==> flow/design.v <==
`timescale 1ns / 1ps
module FIFO #(parameter DEPTH = 16, 
parameter WIDTH = 3, 
parameter PTR_LEN = 4)(
    input   Clock,
    input   read_en,
    input   write_en,
    input   [WIDTH-1:0] write_data,
    input   reset,
    output  reg [WIDTH-1:0] read_data,
    output  fifo_full,
    output  fifo_empty
    );
reg [WIDTH-1:0] memory [0:DEPTH-1];
reg [PTR_LEN-1:0]read_ptr = 0;
reg [PTR_LEN-1:0]write_ptr = 0;
always @(posedge Clock)
begin
    if(reset == 1)
    begin
        read_data <= 0;
    end  
    else if(read_en == 1 && fifo_empty == 0)
    begin
        read_data <= memory[read_ptr];
        read_ptr <= read_ptr + 1;
    end
end
always @(posedge Clock)
begin
    if(write_en == 1 && fifo_full == 0)
    begin
        memory[write_ptr] <= write_data;
        write_ptr <= write_ptr + 1;
    end
end
assign fifo_empty = (read_ptr==write_ptr);
assign fifo_full  = ((write_ptr + 1'b1) == read_ptr);
endmodule
Step by step through the tools: FIFO
What the tools print for FIFO, step after step.
Line numbers count from 1 in the design file above.
Operators: Yosys type, input widths -> output width; for muxes data width and select width s.
{"block": "setup", "top": "FIFO", "clk_port": "Clock", "lib": "sky130hd", "pvt_corner": "tt_025C_1v80"}

After elaboration
Source: Yosys, flattened and elaborated, memories not mapped. Widths are those after wreduce. Registers that Yosys merges into a memory's read port (data or address) are not register bits. Print and check cells do not count.
Yosys's memory passes give these memory sizes; they may raise the number of words (mostly to a power of two), join words into wider ones and drop unused or constant bits.
{"block": "word_totals", "regBits": 8, "mem_bits_rw": 48, "clocked_rd_ports_x_width": 3, "memories": 1, "inputBits": 7, "output_inout_bits": 5, "wordCells": 17}
{"block": "mem_list", "memory": "memory", "size": 16, "word_bits": 3, "rd": 1, "wr": 1, "line": 14, "rtl": "reg [WIDTH-1:0] memory [0:DEPTH-1];"}
{"block": "op_classes", "addsub": 3, "eq_ne": 2, "mux": 3, "logic": 3, "reduce_logical": 3}
{"block": "ops", "operator": "$add 4x1->4 const B", "n": 3}
{"block": "ops", "operator": "$eq 4x4->1", "n": 2}
{"block": "ops", "operator": "$mux 4", "n": 1}
{"block": "ops", "operator": "$not 1->1", "n": 3}
{"block": "ops", "operator": "$mux 3", "n": 1}
{"block": "ops", "operator": "$logic_and 1x1->1", "n": 2}
{"block": "ops", "operator": "$reduce_and 2->1", "n": 1}
{"block": "ops", "operator": "$mux 1", "n": 1}

Longest topological paths
Yosys ltp: most cells in a row. Word level: on the elaborated netlist, between registers, memories and ports. Mapped: between sequential cells and ports; inverters and the memories' decode and read muxes count.
{"block": "depth", "word_depth": 5, "ABC_AREA": 1, "depth_mapped": 11, "mapped_depth_nobuf": 10}

After synthesis
Source: synth_stat.txt of the flow (Yosys; design flattened, memories mapped). It holds for the ABC_AREA given above (unset counts as 0); a run with the other value may have another netlist.
{"block": "types", "type": "sky130_fd_sc_hd__edfxtp_1", "n": 56, "area_total_um2": 1.68E+03}
{"block": "types", "type": "sky130_fd_sc_hd__nand2_1", "n": 105, "area_total_um2": 394.128}
{"block": "types", "type": "sky130_fd_sc_hd__nand3_1", "n": 36, "area_total_um2": 180.173}
{"block": "types", "type": "sky130_fd_sc_hd__inv_1", "n": 39, "area_total_um2": 146.39}
{"block": "types", "type": "sky130_fd_sc_hd__nor3_1", "n": 15, "area_total_um2": 75.072}
{"block": "types", "type": "sky130_fd_sc_hd__ha_1", "n": 5, "area_total_um2": 62.56}
{"block": "types", "type": "sky130_fd_sc_hd__dfxtp_1", "n": 3, "area_total_um2": 60.058}
{"block": "types", "type": "sky130_fd_sc_hd__xor2_1", "n": 5, "area_total_um2": 43.792}
{"block": "types", "type": "sky130_fd_sc_hd__buf_2", "n": 7, "area_total_um2": 35.034}
{"block": "types", "type": "sky130_fd_sc_hd__nor2_1", "n": 8, "area_total_um2": 30.029}
{"block": "types", "type": "sky130_fd_sc_hd__buf_4", "n": 3, "area_total_um2": 22.522}
{"block": "types", "type": "sky130_fd_sc_hd__buf_6", "n": 2, "area_total_um2": 22.522}
{"block": "types", "type": "sky130_fd_sc_hd__xnor2_1", "n": 2, "area_total_um2": 17.517}
{"block": "types", "type": "sky130_fd_sc_hd__a21oi_1", "n": 3, "area_total_um2": 15.014}
{"block": "types", "type": "sky130_fd_sc_hd__dlymetal6s2s_1", "n": 1, "area_total_um2": 12.512}
{"block": "types", "type": "sky130_fd_sc_hd__inv_4", "n": 2, "area_total_um2": 12.512}
{"block": "types", "type": "sky130_fd_sc_hd__o211ai_2", "n": 1, "area_total_um2": 12.512}
{"block": "types", "type": "sky130_fd_sc_hd__nor2_4", "n": 1, "area_total_um2": 11.261}
Not listed: further types 7, cells in them 7.
{"block": "mapped", "cells": 301, "area_um2": 2879.0, "sequential_area_um2": 1741.7, "ffs": 59, "buffers": 14}

Timing after synthesis
Source: OpenSTA report_checks on the synthesized netlist (no wires, ideal clock, input and output delay 20% of the period each), path of least setup slack; recovery checks are left aside. Register names are those of the netlist, which keeps one name where synthesis merged equal registers.
{"block": "synth_timing", "kind": "register to output", "startpoint": "register write_ptr[1]", "endpoint": "output port fifo_full", "tclk_ps": 3200, "launch_ps": 0, "arrival_time_ps": 1408, "required_time_ps": 2560, "setup_slack_ps": 1152, "delay_ps": 1408, "driving_pins": 7, "path_buffers": 1, "synth_period_reached_ps": 2048}
"delay_ps" = arrival - input delay + setup time.
At an output port there is no setup time.
"driving_pins" counts driving pins, that of a launching flip-flop among them; a cell with two outputs on the path counts twice.
"synth_period_reached_ps" is the clock period less the worst setup slack; recovery checks do not enter. This is arithmetic on one report: input and output delays are still those of the set period (20% each).
The rows between start and end are the longest chain of elaborated cells between them; the timing report does not say that the signal goes this way. Where chains are equally long, one stands for them.
Each line given opens the expression or statement behind the cell; cells for indexed reads and writes are added by Yosys, which also makes memories of some case tables.
{"block": "synth_between", "path_cell_list": "sky130_fd_sc_hd__edfxtp_1 sky130_fd_sc_hd__inv_1 sky130_fd_sc_hd__ha_1 sky130_fd_sc_hd__xnor2_1 sky130_fd_sc_hd__o211ai_2 sky130_fd_sc_hd__nor2_4 sky130_fd_sc_hd__buf_6", "elab_chain_cells": 2, "cone_cells": 2, "classes_between": "add/sub (1); eq/ne (1)"}
{"block": "synth_rtl", "element": "from (decl)", "line": 16, "rtl": "reg [PTR_LEN-1:0]write_ptr = 0;"}
{"block": "synth_rtl", "element": "from (assign)", "line": 34, "rtl": "write_ptr <= write_ptr + 1;"}
{"block": "synth_rtl", "element": "$add 4x1->4", "line": 38, "rtl": "assign fifo_full  = ((write_ptr + 1'b1) == read_ptr);"}
{"block": "synth_rtl", "element": "$eq 4x4->1", "line": 38}
{"block": "synth_rtl", "element": "to (decl)", "line": 11, "rtl": "output  fifo_full,"}

Timing after layout
From the final timing report of record 1: the path of least setup slack in the routed layout; clock arrival at registers is part of the times.
The report prints the path's times to 10 ps; the period is as set.
{"block": "layout_timing", "kind": "register to output", "startpoint": "register write_ptr[0]", "endpoint": "output port fifo_full", "tclk_ps": 1980, "launch_ps": 340, "arrival_time_ps": 1550, "required_time_ps": 1580, "setup_slack_ps": 40, "driving_pins": 7, "path_buffers": 1}
The rows between start and end are the longest chain of elaborated cells between them; the timing report does not say that the signal goes this way. Where chains are equally long, one stands for them.
{"block": "layout_between", "path_cell_list": "sky130_fd_sc_hd__edfxtp_1 sky130_fd_sc_hd__inv_2 sky130_fd_sc_hd__ha_4 sky130_fd_sc_hd__xnor2_2 sky130_fd_sc_hd__o211ai_2 sky130_fd_sc_hd__nor2_4 sky130_fd_sc_hd__buf_6", "elab_chain_cells": 2, "cone_cells": 2, "classes_between": "add/sub (1); eq/ne (1)"}
{"block": "layout_rtl", "element": "from (decl)", "line": 16, "rtl": "reg [PTR_LEN-1:0]write_ptr = 0;"}
{"block": "layout_rtl", "element": "from (assign)", "line": 34, "rtl": "write_ptr <= write_ptr + 1;"}
{"block": "layout_rtl", "element": "$add 4x1->4", "line": 38, "rtl": "assign fifo_full  = ((write_ptr + 1'b1) == read_ptr);"}
{"block": "layout_rtl", "element": "$eq 4x4->1", "line": 38}
{"block": "layout_rtl", "element": "to (decl)", "line": 11, "rtl": "output  fifo_full,"}

# Flow runs of FIFO

Design FIFO on sky130hd. What follows are 2 stored runs of the flow, each under its own settings; their order means nothing. The constraints put input and output delay at 20% of the set period each and load the outputs with 0.01 pF.
By "period_less_ws_ps" is meant the clock period of the run minus its worst setup slack. This is arithmetic on one report: input and output delays are still those of the set period (20% each).
"timing.worst_path_ps" = time allowed to the worst setup path (clock period - input delay - output delay, where it has them) - its slack; a late launch clock adds to it, a late capture clock takes from it.
By "fin_power_w" is meant OpenSTA's value without simulated activity: inputs other than the clock are taken to toggle once in ten clock periods, and the tool carries that through the logic.
"timing.worst_path_ps" is known to 10 ps.

{"run": "record 1", "settings": { "period_ns": 1.98, "CORE_UTILIZATION": 28, "PLACE_DENSITY_LB_ADDON": 0.14, "CELL_PAD_IN_SITES_GLOBAL_PLACEMENT": 0, "CELL_PAD_IN_SITES_DETAIL_PLACEMENT": 1, "ABC_AREA": 1, "GPL_TIMING_DRIVEN": 1, "GPL_ROUTABILITY_DRIVEN": 0, "MIN_ROUTING_LAYER": "met1", "CAP_MARGIN": 20, "CORE_MARGIN": 2, "SLEW_MARGIN": 20 }, "results": { "total_die_area_um2": 11109.2, "fin_power_w": 0.003447, "timing.worst_path_ps": 1550, "worst_setup_path_type": "register to output", "yosys.chip_area_um2": 2879.0, "cell_area_final_um2": 3614.7, "final_setup_ws_ps": 39, "timing.setup.tns_ps": 0, "period_less_ws_ps": 1941, "holdWs_ps": 538, "finish.utilization_pct": 35.7 }}
{"run": "record 2", "settings": { "period_ns": 1.72, "CORE_UTILIZATION": 21, "SETUP_SLACK_MARGIN": 0.33, "PLACE_DENSITY_LB_ADDON": 0.17, "CELL_PAD_IN_SITES_DETAIL_PLACEMENT": 2, "TNS_END_PERCENT": 60, "GPL_ROUTABILITY_DRIVEN": 1, "SLEW_MARGIN": 25, "CAP_MARGIN": 20, "CORE_MARGIN": 2 }, "results": { "total_die_area_um2": 13669.1, "fin_power_w": 0.004648, "timing.worst_path_ps": 2090, "worst_setup_path_type": "register to register", "yosys.chip_area_um2": 2677.6, "cell_area_final_um2": 3839.9, "final_setup_ws_ps": -374, "timing.setup.tns_ps": -14922, "period_less_ws_ps": 2094, "holdWs_ps": 456, "finish.utilization_pct": 30.7 }}
