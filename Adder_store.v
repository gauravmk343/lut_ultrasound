==> flow/design.v <==
`timescale 1ns / 1ps
module Adder_store#(
    parameter DEPTH = 16, 
    parameter WIDTH = 3, 
    parameter PTR_LEN = 4)(
    input [PTR_LEN-1:0] transducer_A_focal_point_in, 
    input [PTR_LEN-1:0] transducer_B_focal_point_in,
    input Clk, 
    input reset, 
    input [WIDTH-1:0] fifo_A_in,  
    input [WIDTH-1:0] fifo_B_in,
    input read_en_fifo_A, 
    input read_en_fifo_B, 
    input [PTR_LEN-1:0] focal_point,
    input fifo_empty_A_in, 
    input fifo_empty_B_in,
    output reg [PTR_LEN-1:0] output_data
    );
integer i; 
reg [PTR_LEN-1:0] image_storage [DEPTH-1:0]; 
reg extra_clock = 0;
always @ (posedge Clk) begin
    if(reset) begin 
        output_data <= 0; 
        extra_clock <= 0; 
        for (i = 0; i < DEPTH; i = i + 1) begin 
            image_storage [i] <= 4'b0000; 
        end
    end 
    else begin 
        if (!extra_clock & (read_en_fifo_A & read_en_fifo_B)) begin 
            if(!(fifo_empty_A_in|fifo_empty_B_in)) begin
                image_storage [transducer_A_focal_point_in] = image_storage [transducer_A_focal_point_in] + fifo_A_in; 
                image_storage [transducer_B_focal_point_in] = image_storage [transducer_B_focal_point_in] + fifo_B_in;
                output_data <= image_storage [focal_point];
            end
            else begin 
                extra_clock <= extra_clock + 1;
                image_storage [transducer_A_focal_point_in] = image_storage [transducer_A_focal_point_in] + fifo_A_in; 
                image_storage [transducer_B_focal_point_in] = image_storage [transducer_B_focal_point_in] + fifo_B_in;
                output_data <= image_storage [focal_point];
            end
        end
    end
end
endmodule
# Tool chain data of Adder_store
# The steps from the RTL of Adder_store to its reports follow in flow order.
# Line numbers count from 1 in the design file above.
# Operators: Yosys type, input widths -> output width; for muxes data width and select width s.
# Cell names lack the library's common part.
# A cell with - has no value.
[inputs]
design = "Adder_store"
clock = "Clk"
library = "sky130hd"
lib_corner = "tt_025C_1v80"

# Word level
# Source: Yosys, flattened and elaborated. Widths are those after wreduce. Registers that Yosys merges into a memory's read port (data or address) are not register bits. Print and check cells do not count. Equal cells are merged and count once.
[classes]
n_addsub = 5
n_eq = 45
n_mux = 98
logic = 3
reduce_logical = 37
[op_table]
columns = ["operator", "n"]
rows = [
  ["$pmux 4 s2", 64],
  ["$reduce_or 15->1", 32],
  ["$pmux 4 s16", 5],
  ["$mux 4", 29],
  ["$eq 4x4->1 const B", 24],
  ["$eq 4x3->1 const B", 12],
  ["$eq 4x2->1 const B", 6],
  ["$add 4x3->4", 4],
  ["$eq 4x1->1 const B", 3],
  ["$logic_not 4->1", 3],
  ["$and 1x1->1", 2],
  ["$reduce_and 2->1", 1],
  ["$add 1x1->1 const B", 1],
  ["$or 1x1->1", 1],
  ["$logic_not 1->1", 1],
]
[bits]
regBits = 69
in_bits = 24
output_inout_bits = 4
word_cells = 206

# Longest topological paths
# Yosys ltp: most cells in a row. Word level: on the elaborated netlist, between registers, memories and ports. Mapped: between sequential cells and ports; inverters and the memories' decode and read muxes count.
[logic_depth]
depth_word = 15
abc_area = 0
mapped_depth = 27
depth_no_buf = 23

# Mapped cells and area
# The flow's flattened synthesis, as Yosys stat reports it; memories are mapped. The netlist is that of the ABC_AREA named above (0 if unset); the other value can give another one.
# Totals and module areas in this step are rounded.
[types]
columns = ["type", "n", "type_area_um2"]
rows = [
  ["dfxtp_1", 69, 1.38E+03],
  ["a21oi_1", 116, 580.557],
  ["nand2_1", 109, 409.142],
  ["nor2_1", 107, 401.635],
  ["mux2i_1", 34, 340.326],
  ["clkbuf_1", 69, 258.998],
  ["nand4_1", 33, 206.448],
  ["a22oi_1", 27, 202.694],
  ["o22ai_1", 27, 168.912],
  ["o21ai_0", 33, 165.158],
  ["a211oi_1", 19, 142.637],
  ["nand3_1", 27, 135.13],
  ["and4b_1", 9, 90.086],
  ["buf_2", 18, 90.086],
  ["nand3b_1", 12, 90.086],
  ["buf_6", 7, 78.826],
  ["nand4bb_1", 7, 78.826],
  ["ha_1", 6, 75.072],
]
# Not listed: further types 62, cells in them 215.
[mapped]
cells = 944
mapped_area_um2 = 6671
seq_area_um2 = 1381
flip_flops = 69
buffers = 104

# Path before layout
# Source: OpenSTA report_checks on the synthesized netlist (no wires, ideal clock, input and output delay 20% of the period each), path of least setup slack; recovery checks are left aside. Register names are those of the netlist, which keeps one name where synthesis merged equal registers.
[synth_path]
path_type = "in2reg"
startpoint = "in transducer_A_focal_point_in[1]"
endpoint = "reg output_data[2]"
clock_period_ps = 12000
in_delay_ps = 2400
setup_time_ps = 95
arrival_time_ps = 7533
path_slack_ps = 4371
path_delay_ps = 5228
stages = 27
n_path_buf = 7
synth_period_reached_ps = 7629
# "path_delay_ps" is the arrival time less input delay plus setup time.
# "stages" counts driving pins, that of a launching flip-flop among them; a cell with two outputs on the path counts twice.
# "synth_period_reached_ps" = period - worst setup slack (recovery checks aside). The figure is calculated, with input and output delays left at 20% of the set period.
# Between the ends stands the longest chain of elaborated cells between them, by number of cells; it is not shown to be the way that was timed. Of several equally long chains one is given.
# Each line given opens the expression or statement behind the cell; cells for indexed reads and writes are added by Yosys, which also makes memories of some case tables.
# At most two assigning lines are given for a register; there are more.
[synth_via]
cell_sequence = "buf_6 buf_6 buf_2 buf_4 nor4b_2 buf_2 a22oi_1 nand4_1 o22a_1 ha_1 inv_1 fa_1 clkbuf_1 a21oi_1 a21oi_1 o221ai_1 a2111oi_0 a22oi_1 fa_1 xor2_1 clkbuf_1 nor2_1 a21oi_1 mux2i_1 o221ai_1 o21ai_0 a221oi_1"
elab_chain_cells = 15
[synth_lines]
columns = ["item", "line", "source"]
rows = [
  ["from (decl)", 6, "input [PTR_LEN-1:0] transducer_A_focal_point_in,"],
  ["$eq 4x4->1", 33, "image_storage [transducer_A_focal_point_in] = image_storage [transducer_A_focal_point_in] + fifo_A_in;"],
  ["$pmux 4 s16", 33, ""],
  ["$mux 4", 32, "if(!(fifo_empty_A_in|fifo_empty_B_in)) begin"],
  ["$mux 4", 31, "if (!extra_clock & (read_en_fifo_A & read_en_fifo_B)) begin"],
  ["$mux 4", 23, "if(reset) begin"],
  ["$add 4x3->4", 33, ""],
  ["$pmux 4 s2", 33, ""],
  ["$pmux 4 s16", 34, "image_storage [transducer_B_focal_point_in] = image_storage [transducer_B_focal_point_in] + fifo_B_in;"],
  ["$mux 4", 32, ""],
  ["$mux 4", 31, ""],
  ["$mux 4", 23, ""],
  ["$add 4x3->4", 34, ""],
  ["$pmux 4 s2", 34, ""],
  ["$pmux 4 s16", 35, "output_data <= image_storage [focal_point];"],
  ["$mux 4", 32, ""],
  ["to (assign)", 35, ""],
  ["to (assign)", 41, "output_data <= image_storage [focal_point];"],
  ["to (decl)", 17, "output reg [PTR_LEN-1:0] output_data"],
]

# Worst path after layout
# Path of least setup slack in the final report of run A (OpenROAD, finished layout, wires in). Where an end is a register, its clock arrival counts in the times.
# The report prints the path's times to 10 ps; the period is as set.
[layout_path]
path_type = "in2reg"
startpoint = "in transducer_A_focal_point_in[2]"
endpoint = "reg output_data[2]"
clock_period_ps = 10400
in_delay_ps = 2080
setup_time_ps = 100
arrival_time_ps = 9040
path_slack_ps = 1620
stages = 24
n_path_buf = 2
# Between the ends stands the longest chain of elaborated cells between them, by number of cells; it is not shown to be the way that was timed. Of several equally long chains one is given.
# At most two assigning lines are given for a register; there are more.
[layout_via]
cell_sequence = "clkdlybuf4s50_1 and4b_1 a22oi_1 nand3_1 o22a_1 ha_1 inv_1 fa_1 xor2_1 nor2_1 a21oi_1 o22ai_1 nor4_1 a22oi_1 ha_1 xor2_1 buf_4 nor2_1 a21oi_1 nand2b_1 o211ai_1 o221ai_1 o21ai_0 a221oi_1"
elab_chain_cells = 15
[layout_lines]
columns = ["item", "line", "source"]
rows = [
  ["from (decl)", 6, "input [PTR_LEN-1:0] transducer_A_focal_point_in,"],
  ["$eq 4x4->1", 33, "image_storage [transducer_A_focal_point_in] = image_storage [transducer_A_focal_point_in] + fifo_A_in;"],
  ["$pmux 4 s16", 33, ""],
  ["$mux 4", 32, "if(!(fifo_empty_A_in|fifo_empty_B_in)) begin"],
  ["$mux 4", 31, "if (!extra_clock & (read_en_fifo_A & read_en_fifo_B)) begin"],
  ["$mux 4", 23, "if(reset) begin"],
  ["$add 4x3->4", 33, ""],
  ["$pmux 4 s2", 33, ""],
  ["$pmux 4 s16", 34, "image_storage [transducer_B_focal_point_in] = image_storage [transducer_B_focal_point_in] + fifo_B_in;"],
  ["$mux 4", 32, ""],
  ["$mux 4", 31, ""],
  ["$mux 4", 23, ""],
  ["$add 4x3->4", 34, ""],
  ["$pmux 4 s2", 34, ""],
  ["$pmux 4 s16", 35, "output_data <= image_storage [focal_point];"],
  ["$mux 4", 32, ""],
  ["to (assign)", 35, ""],
  ["to (assign)", 41, "output_data <= image_storage [focal_point];"],
  ["to (decl)", 17, "output reg [PTR_LEN-1:0] output_data"],
]

# Top module Adder_store; platform sky130hd; tools Yosys and OpenROAD; 2 stored runs in no particular order. Input and output delays are each 20% of the period that was set; the output load is 0.01 pF.
# "achieved_period_ps": clock period set for the run, less the worst setup slack. It is reckoned from that one timing run; input and output delays stay at 20% of the period that was set.
# "worstPathTime_ps" = time allowed to the worst setup path (clock period - input delay - output delay, where it has them) - its slack; a late launch clock adds to it, a late capture clock takes from it.
# "total_power_uw": no workload was simulated; the value follows from the tool's default switching activity.
# "worstPathTime_ps" is known to 10 ps.
# Measured values are rounded.

[[run]]
name = "run A"
[run.settings]
period_ns = 10.4
CORE_UTILIZATION = 40
SETUP_SLACK_MARGIN = 0.2
PLACE_DENSITY_LB_ADDON = 0.15
CORE_MARGIN = 10
CELL_PAD_IN_SITES_DETAIL_PLACEMENT = 2
TNS_END_PERCENT = 85
ABC_AREA = 0
CAP_MARGIN = 0
SLEW_MARGIN = 15
MIN_ROUTING_LAYER = "met1"
[run.results]
tns_ps = 0
post_synth_area_um2 = 6671
util_pct = 44.4
die_footprint_um2 = 22240
hold_worst_slack_ps = 489
worstPathTime_ps = 6700
critical_path_kind = "in2reg"
total_power_uw = 823.4
setup_worst_slack_ps = 1620
achieved_period_ps = 8780
cell_area_final_um2 = 7318

[[run]]
name = "run B"
[run.settings]
period_ns = 6.89
CAP_MARGIN = 20
CORE_MARGIN = 2
CORE_UTILIZATION = 40
SLEW_MARGIN = 20
[run.results]
post_synth_area_um2 = 6671
die_footprint_um2 = 17730
hold_worst_slack_ps = 472
achieved_period_ps = 6644
setup_worst_slack_ps = 246
cell_area_final_um2 = 8175
total_power_uw = 1257
util_pct = 49.7
tns_ps = 0
worstPathTime_ps = 5270
critical_path_kind = "in2reg"
